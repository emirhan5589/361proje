==> flow/design.v <==
module hit_detection (
    input wire clk_game,
    input wire reset,
    input wire [9:0] p1_x_pos,
    input wire [9:0] p1_y_pos,
    input wire [9:0] p1_width,
    input wire [9:0] p1_height,
    input wire [1:0] p1_attack_phase,
    input wire p1_moving_backward,   
    input wire [9:0] p2_x_pos,
    input wire [9:0] p2_y_pos,
    input wire [9:0] p2_width,
    input wire [9:0] p2_height,
    input wire [1:0] p2_attack_phase,
    input wire p2_moving_backward,   
    output reg p1_hit_p2,         
    output reg p2_hit_p1,         
    output reg p1_blocked_by_p2,  
    output reg p2_blocked_by_p1   
);
    localparam HITBOX_WIDTH = 32;
    localparam HITBOX_HEIGHT = 8;
    localparam PHASE_IDLE     = 2'b00;
    localparam PHASE_STARTUP  = 2'b01;
    localparam PHASE_ACTIVE   = 2'b10;
    localparam PHASE_RECOVERY = 2'b11;
    wire [9:0] p1_hitbox_left   = p1_x_pos + p1_width;
    wire [9:0] p1_hitbox_right  = p1_hitbox_left + HITBOX_WIDTH - 1;
    wire [9:0] p1_hitbox_top    = p1_y_pos + (p1_height >> 1) - (HITBOX_HEIGHT >> 1);
    wire [9:0] p1_hitbox_bottom = p1_hitbox_top + HITBOX_HEIGHT - 1;
    wire [9:0] p2_hitbox_right  = p2_x_pos - 1;
    wire [9:0] p2_hitbox_left   = p2_hitbox_right - HITBOX_WIDTH + 1;
    wire [9:0] p2_hitbox_top    = p2_y_pos + (p2_height >> 1) - (HITBOX_HEIGHT >> 1);
    wire [9:0] p2_hitbox_bottom = p2_hitbox_top + HITBOX_HEIGHT - 1;
    wire [9:0] p1_hurtbox_left   = p1_x_pos;
    wire [9:0] p1_hurtbox_right  = p1_x_pos + p1_width - 1;
    wire [9:0] p1_hurtbox_top    = p1_y_pos;
    wire [9:0] p1_hurtbox_bottom = p1_y_pos + p1_height - 1;
    wire [9:0] p2_hurtbox_left   = p2_x_pos;
    wire [9:0] p2_hurtbox_right  = p2_x_pos + p2_width - 1;
    wire [9:0] p2_hurtbox_top    = p2_y_pos;
    wire [9:0] p2_hurtbox_bottom = p2_y_pos + p2_height - 1;
    function overlap_check;
        input [9:0] box1_left, box1_right, box1_top, box1_bottom;
        input [9:0] box2_left, box2_right, box2_top, box2_bottom;
        begin
            overlap_check = (box1_left <= box2_right) && 
                           (box1_right >= box2_left) && 
                           (box1_top <= box2_bottom) && 
                           (box1_bottom >= box2_top);
        end
    endfunction
    wire p1_hitbox_hits_p2 = overlap_check(
        p1_hitbox_left, p1_hitbox_right, p1_hitbox_top, p1_hitbox_bottom,
        p2_hurtbox_left, p2_hurtbox_right, p2_hurtbox_top, p2_hurtbox_bottom
    );
    wire p2_hitbox_hits_p1 = overlap_check(
        p2_hitbox_left, p2_hitbox_right, p2_hitbox_top, p2_hitbox_bottom,
        p1_hurtbox_left, p1_hurtbox_right, p1_hurtbox_top, p1_hurtbox_bottom
    );
    reg [1:0] p1_attack_phase_prev;
    reg [1:0] p2_attack_phase_prev;
    always @(posedge clk_game or posedge reset) begin
        if (reset) begin
            p1_attack_phase_prev <= PHASE_IDLE;
            p2_attack_phase_prev <= PHASE_IDLE;
            p1_hit_p2 <= 1'b0;
            p2_hit_p1 <= 1'b0;
            p1_blocked_by_p2 <= 1'b0;
            p2_blocked_by_p1 <= 1'b0;
        end else begin
            p1_attack_phase_prev <= p1_attack_phase;
            p2_attack_phase_prev <= p2_attack_phase;
            p1_hit_p2 <= 1'b0;
            p2_hit_p1 <= 1'b0;
            p1_blocked_by_p2 <= 1'b0;
            p2_blocked_by_p1 <= 1'b0;
            if ((p1_attack_phase == PHASE_ACTIVE) && 
                (p1_attack_phase_prev != PHASE_ACTIVE) && 
                p1_hitbox_hits_p2) begin
                if (p2_moving_backward) begin
                    p1_blocked_by_p2 <= 1'b1;
                end else begin
                    p1_hit_p2 <= 1'b1;
                end
            end
            if ((p2_attack_phase == PHASE_ACTIVE) && 
                (p2_attack_phase_prev != PHASE_ACTIVE) && 
                p2_hitbox_hits_p1) begin
                if (p1_moving_backward) begin
                    p2_blocked_by_p1 <= 1'b1;
                end else begin
                    p2_hit_p1 <= 1'b1;
                end
            end
        end
    end
endmodule
; ---- Reports on hit_detection
; Tool output for the design above, in the order of the flow.
; Line numbers count from 1 in the design file above.
; Operators carry their Yosys type and port widths (W data, S select, Z words).
; Library cell names are shortened.
; A cell with n/a has no value.
[design]
top = hit_detection
clk_port = clk_game
cell_library = sky130hd
corner = tt_025C_1v80

; ---- Elaborated design
; Source: Yosys, flattened and elaborated, memories not mapped. Widths are those after wreduce; folded enables and synchronous resets count as part of the registers. Registers that Yosys merges into a memory's read port (data or address) are not register bits. Print and check cells do not count.
[word_totals]
regBits = 8
in_bits = 88
output_inout_bits = 4
wordCells = 58
[classes]
add_sub_neg = 22
cmp = 8
eq_ne = 4
n_mux = 8
reduce_logical = 10
[ops]
columns = operator, n
row1 = $sub A10 B1 Y10 const B, 8
row2 = $add A10 B10 Y10, 5
row3 = $ge A10 B10 Y1, 4
row4 = $le A10 B10 Y1, 4
row5 = $sub A10 B3 Y10 const B, 2
row6 = $add A10 B4 Y10 const B, 2
row7 = $add A10 B9 Y10, 2
row8 = $logic_and A1 B1 Y1, 10
row9 = $add A10 B2 Y10 const B, 1
row10 = $add A10 B6 Y10 const B, 1
row11 = $sub A10 B6 Y10 const B, 1
row12 = $mux W1, 8
row13 = $eq A2 B2 Y1 const B, 2
row14 = $ne A2 B2 Y1 const B, 2

; ---- Longest topological paths
; Yosys ltp: most cells in a row. Word level: on the elaborated netlist, between registers, memories and ports. Mapped: between sequential cells and ports; inverters and the memories' decode and read muxes count.
[logic_depth]
depth_word = 9
ABC_AREA = 0
ltp_mapped = 20
mapped_depth_nobuf = 20

; ---- Synthesis result
; The flow's flattened synthesis, as Yosys stat reports it; memories are mapped. The netlist is that of the ABC_AREA named above (0 if unset); the other value can give another one.
; Totals and module areas in this step are rounded.
[types]
columns = cell_type, n, type_area_um2
row1 = ha_1, 196, 2.45E+03
row2 = inv_1, 216, 810.778
row3 = xnor2_1, 64, 560.538
row4 = a21oi_1, 54, 270.259
row5 = xor2_1, 27, 236.477
row6 = a21o_1, 28, 210.202
row7 = dfrtp_1, 8, 200.192
row8 = fa_1, 7, 140.134
row9 = o21ai_0, 26, 130.125
row10 = nor2_1, 31, 116.362
row11 = nand3_1, 16, 80.077
row12 = nand2_1, 21, 78.826
row13 = o21bai_1, 9, 67.565
row14 = nand2b_1, 10, 62.56
row15 = and3_1, 8, 50.048
row16 = nor3_1, 9, 45.043
row17 = and4_1, 5, 43.792
row18 = nor2b_1, 7, 43.792
; Other cell types: 47; their cells: 74.
[synth_totals]
stdcells = 816
yosys_area_um2 = 6301
seqArea_um2 = 200.2
ffs = 8
buffers = 0

; ---- Worst setup path after synthesis
; Source: OpenSTA report_checks on the synthesized netlist (no wires, ideal clock, input and output delay 20% of the period each), path of least setup slack; recovery checks are left aside. Register names are those of the netlist, which keeps one name where synthesis merged equal registers.
[synth_timing]
path_kind = input-to-reg
start = input port p1_y_pos[1]
end = register p1_hit_p2
tclk_ns = 8.45
input_delay_ns = 1.690
setup_ns = 0.066
launch_ns = 1.690
arrival_ns = 4.993
required_time_ns = 8.384
path_slack_ns = 3.390
delay_ns = 3.369
stages = 18
n_path_buf = 0
synth_period_reached_ns = 5.06
; "delay_ns" is the arrival time less input delay plus setup time.
; "stages": output pins that drive a net of the path, with the launching flip-flop's if there is one; two outputs of one cell count as two.
; "synth_period_reached_ns" is the clock period less the worst setup slack; recovery checks do not enter. This is arithmetic on one report: input and output delays are still those of the set period (20% each).
; The rows between start and end are the longest chain of elaborated cells between them; the timing report does not say that the signal goes this way. Where chains are equally long, one stands for them.
; Each line given opens the expression or statement behind the cell; cells for indexed reads and writes are added by Yosys, which also makes memories of some case tables.
; At most two assigning lines are given for a register; there are more.
[synth_between]
cell_sequence = ha_1 > ha_1 > inv_1 > fa_1 > nor2b_1 > o21ai_0 > nand2b_1 > xor2_1 > nand3_1 > nand3b_1 > xnor2_1 > ha_1 > o21ai_0 > nand2b_1 > a21oi_1 > or4b_2 > nor3_2 > and3b_1
elab_chain_cells = 8
cells_between = 10
lines_between = 6
cone_classes = add/sub: 4; compare: 2; mux: 1; reduce/logical: 3
[synth_lines]
columns = element, line
row1 = start: declaration, 5  ; input wire [9:0] p1_y_pos,
row2 = $add A10 B9 Y10, 29  ; wire [9:0] p1_hitbox_top    = p1_y_pos + (p1_height >> 1) - (HITBOX_HEIGHT >> 1);
row3 = $sub A10 B3 Y10, 29
row4 = $add A10 B4 Y10, 30  ; wire [9:0] p1_hitbox_bottom = p1_hitbox_top + HITBOX_HEIGHT - 1;
row5 = $sub A10 B1 Y10, 30
row6 = $ge A10 B10 Y1, 50  ; (box1_bottom >= box2_top);
row7 = $logic_and A1 B1 Y1, 47  ; overlap_check = (box1_left <= box2_right) &&
row8 = $logic_and A1 B1 Y1, 78  ; if ((p1_attack_phase == PHASE_ACTIVE) &&
row9 = $mux W1, 78
row10 = end: assignment, 74  ; p1_hit_p2 <= 1'b0;
row11 = end: assignment, 84  ; p1_hit_p2 <= 1'b1;
row12 = end: declaration, 16  ; output reg p1_hit_p2,

; ---- Timing after layout
; Path of least setup slack in the final report of record 1 (OpenROAD, finished layout, wires in). Where an end is a register, its clock arrival counts in the times.
[layout_timing]
path_kind = input-to-reg
start = input port p1_height[2]
end = register p1_hit_p2
tclk_ns = 9.31
input_delay_ns = 1.86
setup_ns = 0.06
launch_ns = 1.86
arrival_ns = 5.93
required_time_ns = 9.48
path_slack_ns = 3.54
stages = 19
n_path_buf = 1
; The rows between start and end are the longest chain of elaborated cells between them; the timing report does not say that the signal goes this way. Where chains are equally long, one stands for them.
; At most two assigning lines are given for a register; there are more.
[layout_between]
cell_sequence = clkdlybuf4s50_1 > ha_1 > ha_1 > inv_1 > fa_1 > nor2b_1 > o21ai_0 > nand2b_1 > xor2_1 > nand3_1 > nand3b_1 > xnor2_1 > ha_1 > o21ai_0 > nand2b_1 > a21oi_1 > or4b_2 > nor3_2 > and3b_1
elab_chain_cells = 8
cells_between = 10
lines_between = 6
cone_classes = add/sub: 4; compare: 2; mux: 1; reduce/logical: 3
[layout_lines]
columns = element, line
row1 = start: declaration, 7  ; input wire [9:0] p1_height,
row2 = $add A10 B9 Y10, 29  ; wire [9:0] p1_hitbox_top    = p1_y_pos + (p1_height >> 1) - (HITBOX_HEIGHT >> 1);
row3 = $sub A10 B3 Y10, 29
row4 = $add A10 B4 Y10, 30  ; wire [9:0] p1_hitbox_bottom = p1_hitbox_top + HITBOX_HEIGHT - 1;
row5 = $sub A10 B1 Y10, 30
row6 = $ge A10 B10 Y1, 50  ; (box1_bottom >= box2_top);
row7 = $logic_and A1 B1 Y1, 47  ; overlap_check = (box1_left <= box2_right) &&
row8 = $logic_and A1 B1 Y1, 78  ; if ((p1_attack_phase == PHASE_ACTIVE) &&
row9 = $mux W1, 78
row10 = end: assignment, 74  ; p1_hit_p2 <= 1'b0;
row11 = end: assignment, 84  ; p1_hit_p2 <= 1'b1;
row12 = end: declaration, 16  ; output reg p1_hit_p2,

Subject: hit_detection on sky130hd, stored results

Hello all,

Settings and measured results of 2 stored flow runs for module hit_detection (sky130hd), not sorted in any way. The constraints put input and output delay at 20% of the set period each and load the outputs with 0.01 pF.
"clock_period_reached_ns" is the run's clock period less its worst setup slack. It is reckoned from that one timing run; input and output delays stay at 20% of the period that was set.
"worst_setup_path_time_ns" means the part of the period allowed to the worst setup path (the constraints hold back 20% at inputs and 20% at outputs) less its slack; where the path has registers, the arrival times of their clocks count too.
"final_power_mw" rests on the timing tool's default activity at the inputs, not on a simulated workload.
Results are given in rounded form.

# record 1
==> flow/run.sh <==
#!/bin/bash
# the make line also repeats the synthesis and layout settings of config.mk as NAME=value (left out here)
make -C /OpenROAD-flow-scripts/flow DESIGN_CONFIG=/design/flow/config.mk WORK_HOME=/design/flow/orfs CLKGATE_MAP_FILE= finish
==> flow/config.mk <==
export PLATFORM = sky130hd
export DESIGN_NAME = hit_detection
export DESIGN_NICKNAME = hit_detection
export VERILOG_FILES = /design/flow/design.v
export SDC_FILE = /design/flow/constraint.sdc
export NUM_CORES = 4
export LEC_CHECK = 0
export CAP_MARGIN = 20
export CORE_MARGIN = 2
export CORE_UTILIZATION = 40
export SLEW_MARGIN = 20
==> flow/constraint.sdc <==
create_clock -name core_clock -period 9.31 [get_ports {clk_game}]
set_input_delay 1.8620 -clock core_clock [delete_from_list [all_inputs] [get_ports {clk_game}]]
set_output_delay 1.8620 -clock core_clock [all_outputs]
set_load 0.01 [all_outputs]

==> record 1: results <==
worst_setup_path_time_ns=3.90
worstPathKind="input-to-reg"
final_setup_tns_ns=0.000
fin_hold_ws_ns=0.797
finish.stdcell_area_um2=7551
design.die.area_um2=16770
synthArea_um2=6301
setup_worst_slack_ns=3.543
clock_period_reached_ns=5.767
final_power_mw=0.8276

# record 2
==> flow/run.sh <==
#!/bin/bash
# the make line also repeats the synthesis and layout settings of config.mk as NAME=value (left out here)
make -C /OpenROAD-flow-scripts/flow DESIGN_CONFIG=/design/flow/config.mk WORK_HOME=/design/flow/orfs CLKGATE_MAP_FILE= finish
==> flow/config.mk <==
export PLATFORM = sky130hd
export DESIGN_NAME = hit_detection
export DESIGN_NICKNAME = hit_detection
export VERILOG_FILES = /design/flow/design.v
export SDC_FILE = /design/flow/constraint.sdc
export NUM_CORES = 4
export LEC_CHECK = 0
export ABC_AREA = 0
export CAP_MARGIN = 20
export CELL_PAD_IN_SITES_DETAIL_PLACEMENT = 1
export CELL_PAD_IN_SITES_GLOBAL_PLACEMENT = 3
export CORE_MARGIN = 2
export CORE_UTILIZATION = 34
export SETUP_SLACK_MARGIN = -0.32
export SLEW_MARGIN = 25
==> flow/constraint.sdc <==
create_clock -name core_clock -period 3.96 [get_ports {clk_game}]
set_input_delay 0.7920 -clock core_clock [delete_from_list [all_inputs] [get_ports {clk_game}]]
set_output_delay 0.7920 -clock core_clock [all_outputs]
set_load 0.01 [all_outputs]

==> record 2: results <==
worst_setup_path_time_ns=3.33
worstPathKind="input-to-reg"
final_setup_tns_ns=-0.574
fin_hold_ws_ns=0.817
finish.stdcell_area_um2=9644
design.die.area_um2=19640
synthArea_um2=6301
setup_worst_slack_ns=-0.162
clock_period_reached_ns=4.122
final_power_mw=2.743

Thanks
